==> flow/design.v <==
`timescale 1ns / 1ps
module neuron_body #(
    parameter DATA_WIDTH = 8,
    parameter THRESH = 15,
    parameter THRESH_HIGH = 40,
    parameter OVERSHOOT = 70,
    parameter MAX_VAL = 100,
    parameter LEAK_IDLE = 2,
    parameter LEAK_REF = 20
)(
    input  wire                   clk,
    input  wire                   rst_n,
    input  wire                   in_valid,
    input  wire [DATA_WIDTH-1:0]  in_mac_sum,
    output reg                    out_spike,
    output reg [DATA_WIDTH-1:0]   out_vmem
);
    localparam S_IDLE    = 2'd0;
    localparam S_SPIKE   = 2'd1;
    localparam S_REL_REF = 2'd2;
    localparam S_ABS_REF = 2'd3;
    reg [1:0] state, next_state;
    reg [DATA_WIDTH-1:0] vmem;
    reg [DATA_WIDTH:0] tmp_sum;
    reg [DATA_WIDTH-1:0] vmem_prev;
    always @(*) begin
        next_state = state;
        case (state)
            S_IDLE: begin
                if (vmem >= THRESH)
                    next_state = S_SPIKE;
            end
            S_SPIKE: begin
                next_state = S_ABS_REF;
            end
            S_ABS_REF: begin
                if (vmem <= 70)
                    next_state = S_REL_REF;
            end
            S_REL_REF: begin
                if (vmem == 0)
                    next_state = S_IDLE;
                else if ((vmem >= THRESH_HIGH) && in_valid)
                    next_state = S_SPIKE;
            end
            default: next_state = S_IDLE;
        endcase
    end
    always @(posedge clk or negedge rst_n) begin
        if (!rst_n) begin
            state     <= S_IDLE;
            vmem      <= 0;
            vmem_prev <= 0;
            out_spike <= 1'b0;
        end else begin
            state     <= next_state;
            vmem_prev <= vmem;
            out_spike <= 1'b0;  
            case (state)
                S_IDLE: begin
                    if (in_valid) begin
                        tmp_sum = vmem + in_mac_sum;
                        if (tmp_sum > LEAK_IDLE) begin
                            tmp_sum = tmp_sum - LEAK_IDLE;
                            if (tmp_sum >= MAX_VAL)
                                vmem <= MAX_VAL;
                            else
                                vmem <= tmp_sum[DATA_WIDTH-1:0];
                        end else begin
                            vmem <= 0;
                        end
                    end else begin
                        if (vmem > LEAK_IDLE)
                            vmem <= vmem - LEAK_IDLE;
                        else
                            vmem <= 0;
                    end
                    if ((vmem_prev < THRESH) && (vmem >= THRESH)) begin
                        vmem <= MAX_VAL;
                    end
                end
                S_SPIKE: begin
                    out_spike <= 1'b1;
                    vmem <= MAX_VAL;
                end
                S_ABS_REF: begin
                    if (vmem > LEAK_REF)
                        vmem <= vmem - LEAK_REF;
                    else
                        vmem <= 0;
                end
                S_REL_REF: begin
                    if (in_valid) begin
                        tmp_sum = vmem + in_mac_sum;
                        if (tmp_sum > LEAK_REF) begin  
                            tmp_sum = tmp_sum - LEAK_REF;
                            if (tmp_sum >= MAX_VAL)
                                vmem <= MAX_VAL;
                            else
                                vmem <= tmp_sum[DATA_WIDTH-1:0];
                        end else begin
                            vmem <= 0;
                        end
                    end else begin
                        if (vmem > LEAK_REF)
                            vmem <= vmem - LEAK_REF;
                        else
                            vmem <= 0;
                    end
                    if ((vmem_prev < THRESH_HIGH) && (vmem >= THRESH_HIGH)) begin
                        vmem <= MAX_VAL;
                    end
                end
                default: begin
                    vmem      <= 0;
                    vmem_prev <= 0;
                    out_spike <= 1'b0;
                end
            endcase
        end
    end
    always @(*) begin
        out_vmem = vmem;
    end
endmodule
Step by step through the tools: neuron_body
Tool output for the design above, in the order of the flow.
Line numbers count from 1 in the design file above.
Operators: Yosys type, input widths -> output width; for muxes data width and select width s.
A cell with - has no value.
- top module: neuron_body
- clock port: clk
- cell library: sky130hd
- timing corner: tt_025C_1v80

After elaboration
Source: Yosys, flattened and elaborated, memories not mapped. Widths are those after wreduce. Registers that Yosys merges into a memory's read port (data or address) are not register bits. Print and check cells do not count. Equal cells are merged and count once.
- add/sub/neg operators at 5
- noted magnitude comparators: 11
- noted eq/ne operators: 6
- multiplexer cells at 17
- reductions and logical operators: 6
- operators by type and width (operator ; count):
    $mux 8 ; 10
    $pmux 8 s4 ; 1
    $ge 9x7->1 const B ; 2
    $add 8x8->9 ; 1
    $sub 9x2->9 const B ; 1
    $gt 9x2->1 const B ; 1
    $sub 9x5->9 const B ; 1
    $gt 9x5->1 const B ; 1
    $sub 8x2->8 const B ; 1
    $gt 8x2->1 const B ; 1
    $ge 8x4->1 const B ; 1
    $lt 8x4->1 const B ; 1
    $sub 8x5->8 const B ; 1
    $gt 8x5->1 const B ; 1
    $ge 8x6->1 const B ; 1
    $lt 8x6->1 const B ; 1
    $le 8x7->1 const B ; 1
    $logic_not 8->1 ; 1
    $pmux 2 s4 ; 1
    $mux 2 ; 4
    $eq 2x2->1 const B ; 2
    $ne 2x2->1 const B ; 2
    $logic_and 1x1->1 ; 3
    $ne 3x3->1 const B ; 1
    $reduce_and 3->1 ; 1
    $eq 2x1->1 const B ; 1
    $logic_not 2->1 ; 1
    $mux 1 ; 1
- flip-flop bits (word level): 19
- bits of input ports: 11
- output and inout port bits: 9
- elaborated cells: 49

Depth
Longest topological path by Yosys (ltp), each cell counted once; first at word level (registers and memories cut), then after technology mapping (sequential cells cut; the memories' decode and read muxes count).
- noted depth after elaboration: 8
- ABC_AREA at 0
- depth in mapped cells at 13
- noted mapped depth without buffers: 12

After synthesis
Yosys stat after the flow's synthesis: flattened, memories mapped to cells. It holds for the ABC_AREA given above (unset counts as 0); a run with the other value may have another netlist.
- noted standard cells after synthesis: 275
- synthesis area at 0.0022284 mm2
- noted area of sequential cells: 0.0005268 mm2
- noted flip-flop cells: 21
- noted buffers: 13
- cells by type (cell type ; count ; total area (um2)):
    sky130_fd_sc_hd__dfrtp_1 ; 20 ; 500.48
    sky130_fd_sc_hd__ha_1 ; 21 ; 262.752
    sky130_fd_sc_hd__nor2_1 ; 27 ; 101.347
    sky130_fd_sc_hd__o21ai_0 ; 18 ; 90.086
    sky130_fd_sc_hd__xnor2_1 ; 10 ; 87.584
    sky130_fd_sc_hd__nand2_1 ; 21 ; 78.826
    sky130_fd_sc_hd__a21oi_1 ; 13 ; 65.062
    sky130_fd_sc_hd__nand3_1 ; 12 ; 60.058
    sky130_fd_sc_hd__xor2_1 ; 6 ; 52.55
    sky130_fd_sc_hd__inv_1 ; 12 ; 45.043
    sky130_fd_sc_hd__o21a_1 ; 6 ; 45.043
    sky130_fd_sc_hd__a21o_1 ; 5 ; 37.536
    sky130_fd_sc_hd__clkbuf_1 ; 10 ; 37.536
    sky130_fd_sc_hd__o211ai_1 ; 5 ; 37.536
    sky130_fd_sc_hd__buf_6 ; 3 ; 33.782
    sky130_fd_sc_hd__nor4_1 ; 5 ; 31.28
    sky130_fd_sc_hd__a211oi_1 ; 4 ; 30.029
    sky130_fd_sc_hd__a21boi_0 ; 4 ; 30.029
Not listed: further types 40, cells in them 73.

Worst setup path after synthesis
OpenSTA on the mapped netlist: ideal clock, no wires. The path of least setup slack (recovery checks aside). Input and output delay are each 20% of the period. Register names are those of the netlist, which keeps one name where synthesis merged equal registers.
- path type: input to register
- start: input port in_mac_sum[0]
- end: register vmem[2]
- noted period: 3.7 ns
- external input delay at 0.740 ns
- noted setup time: 0.126 ns
- time at the first pin: 0.740 ns
- noted arrival: 3.748 ns
- data required time: 3.574 ns
- path slack: -0.175 ns
- path delay at 3.134 ns
- stages: 12
- buffers on the path at 1
- synthesis period reached: 3.875 ns
"path delay" = arrival - input delay + setup time.
"stages": output pins that drive a net of the path, with the launching flip-flop's if there is one; two outputs of one cell count as two.
"synthesis period reached" is the clock period less the worst setup slack; recovery checks do not enter. This is arithmetic on one report: input and output delays are still those of the set period (20% each).
Between the ends stands the longest chain of elaborated cells between them, by number of cells; it is not shown to be the way that was timed. Of several equally long chains one is given.
Each line given opens the expression or statement behind the cell; cells for indexed reads and writes are added by Yosys, which also makes memories of some case tables.
A register here has more assigning lines than the two given.
- path through: sky130_fd_sc_hd__ha_1 > sky130_fd_sc_hd__fa_1 > sky130_fd_sc_hd__xnor2_1 > sky130_fd_sc_hd__ha_1 > sky130_fd_sc_hd__clkbuf_1 > sky130_fd_sc_hd__a21boi_0 > sky130_fd_sc_hd__o21ai_0 > sky130_fd_sc_hd__nor4_1 > sky130_fd_sc_hd__o211ai_1 > sky130_fd_sc_hd__nand3_1 > sky130_fd_sc_hd__a31oi_1 > sky130_fd_sc_hd__a311o_1
- length of the longest elaborated chain: 8
- elaborated cells on any way between the ends: 16
- those cells by class: 3 x add/sub; 4 x compare; 9 x mux
- RTL lines, path post-synthesis (what ; RTL line ; RTL):
    start, declared ; 14 ; input  wire [DATA_WIDTH-1:0]  in_mac_sum,
    $add 8x8->9 ; 94 ; tmp_sum = vmem + in_mac_sum;
    $sub 9x5->9 ; 96 ; tmp_sum = tmp_sum - LEAK_REF;
    $ge 9x7->1 ; 97 ; if (tmp_sum >= MAX_VAL)
    $mux 8 ; 97 ;
    $mux 8 ; 95 ; if (tmp_sum > LEAK_REF) begin
    $mux 8 ; 93 ; if (in_valid) begin
    $mux 8 ; 110 ; if ((vmem_prev < THRESH_HIGH) && (vmem >= THRESH_HIGH)) begin
    $pmux 8 s4 ; 59 ; case (state)
    end, assigned ; 68 ; vmem <= tmp_sum[DATA_WIDTH-1:0];
    end, assigned ; 74 ; vmem <= vmem - LEAK_IDLE;
    end, declared ; 23 ; reg [DATA_WIDTH-1:0] vmem;

Timing after layout
Path of least setup slack in the final report of entry A (OpenROAD, finished layout, wires in). Where an end is a register, its clock arrival counts in the times.
- path type: input to register
- start: input port in_mac_sum[0]
- end: register vmem[2]
- noted period: 4.36 ns
- external input delay at 0.87 ns
- noted setup time: 0.11 ns
- time at the first pin: 0.87 ns
- noted arrival: 4.17 ns
- data required time: 4.51 ns
- path slack: 0.34 ns
- stages: 12
- buffers on the path at 2
Between the ends stands the longest chain of elaborated cells between them, by number of cells; it is not shown to be the way that was timed. Of several equally long chains one is given.
A register here has more assigning lines than the two given.
- path through: sky130_fd_sc_hd__clkdlybuf4s50_1 > sky130_fd_sc_hd__ha_1 > sky130_fd_sc_hd__fa_1 > sky130_fd_sc_hd__a211o_1 > sky130_fd_sc_hd__and3_4 > sky130_fd_sc_hd__o221a_1 > sky130_fd_sc_hd__or2_4 > sky130_fd_sc_hd__buf_4 > sky130_fd_sc_hd__or4_1 > sky130_fd_sc_hd__nand3_1 > sky130_fd_sc_hd__a31oi_1 > sky130_fd_sc_hd__a311o_1
- length of the longest elaborated chain: 8
- elaborated cells on any way between the ends: 16
- those cells by class: 3 x add/sub; 4 x compare; 9 x mux
- RTL lines, path post-layout (what ; RTL line ; RTL):
    start, declared ; 14 ; input  wire [DATA_WIDTH-1:0]  in_mac_sum,
    $add 8x8->9 ; 94 ; tmp_sum = vmem + in_mac_sum;
    $sub 9x5->9 ; 96 ; tmp_sum = tmp_sum - LEAK_REF;
    $ge 9x7->1 ; 97 ; if (tmp_sum >= MAX_VAL)
    $mux 8 ; 97 ;
    $mux 8 ; 95 ; if (tmp_sum > LEAK_REF) begin
    $mux 8 ; 93 ; if (in_valid) begin
    $mux 8 ; 110 ; if ((vmem_prev < THRESH_HIGH) && (vmem >= THRESH_HIGH)) begin
    $pmux 8 s4 ; 59 ; case (state)
    end, assigned ; 68 ; vmem <= tmp_sum[DATA_WIDTH-1:0];
    end, assigned ; 74 ; vmem <= vmem - LEAK_IDLE;
    end, declared ; 23 ; reg [DATA_WIDTH-1:0] vmem;

## Implementation results

Record of 2 stored runs of the RTL-to-layout flow on neuron_body, platform sky130hd. The runs are unordered. Constraints: input delay and output delay 20% of the set period each, output load 0.01 pF.

Entry A

==> flow/run.sh <==
#!/bin/bash
# the make line also repeats the synthesis and layout settings of config.mk as NAME=value (left out here)
make -C /OpenROAD-flow-scripts/flow DESIGN_CONFIG=/design/flow/config.mk WORK_HOME=/design/flow/orfs CLKGATE_MAP_FILE= finish
==> flow/config.mk <==
export PLATFORM = sky130hd
export DESIGN_NAME = neuron_body
export DESIGN_NICKNAME = neuron_body
export VERILOG_FILES = /design/flow/design.v
export SDC_FILE = /design/flow/constraint.sdc
export NUM_CORES = 4
export LEC_CHECK = 0
export CAP_MARGIN = 20
export CORE_MARGIN = 2
export CORE_UTILIZATION = 40
export SLEW_MARGIN = 20
==> flow/constraint.sdc <==
create_clock -name core_clock -period 4.36 [get_ports {clk}]
set_input_delay 0.8720 -clock core_clock [delete_from_list [all_inputs] [get_ports {clk}]]
set_output_delay 0.8720 -clock core_clock [all_outputs]
set_load 0.01 [all_outputs]

Measured in entry A:
- die outline area at 0.0061842 mm2
- area of the synthesized netlist at 0.0022284 mm2
- post-layout utilization: 47.5 %
- standard-cell area after layout at 0.0025812 mm2
- final setup TNS: 0.000 ns
- worst setup slack after layout: 0.337 ns
- noted the smallest hold slack: 0.507 ns

Entry B

==> flow/run.sh <==
#!/bin/bash
# the make line also repeats the synthesis and layout settings of config.mk as NAME=value (left out here)
make -C /OpenROAD-flow-scripts/flow DESIGN_CONFIG=/design/flow/config.mk WORK_HOME=/design/flow/orfs CLKGATE_MAP_FILE= finish
==> flow/config.mk <==
export PLATFORM = sky130hd
export DESIGN_NAME = neuron_body
export DESIGN_NICKNAME = neuron_body
export VERILOG_FILES = /design/flow/design.v
export SDC_FILE = /design/flow/constraint.sdc
export NUM_CORES = 4
export LEC_CHECK = 0
export CAP_MARGIN = 10
export CORE_MARGIN = 2
export CORE_UTILIZATION = 67
export PLACE_DENSITY_LB_ADDON = 0.03
export SLEW_MARGIN = 20
==> flow/constraint.sdc <==
create_clock -name core_clock -period 3.47 [get_ports {clk}]
set_input_delay 0.6940 -clock core_clock [delete_from_list [all_inputs] [get_ports {clk}]]
set_output_delay 0.6940 -clock core_clock [all_outputs]
set_load 0.01 [all_outputs]

Entry B: incomplete, routing halted on GRT-0116.
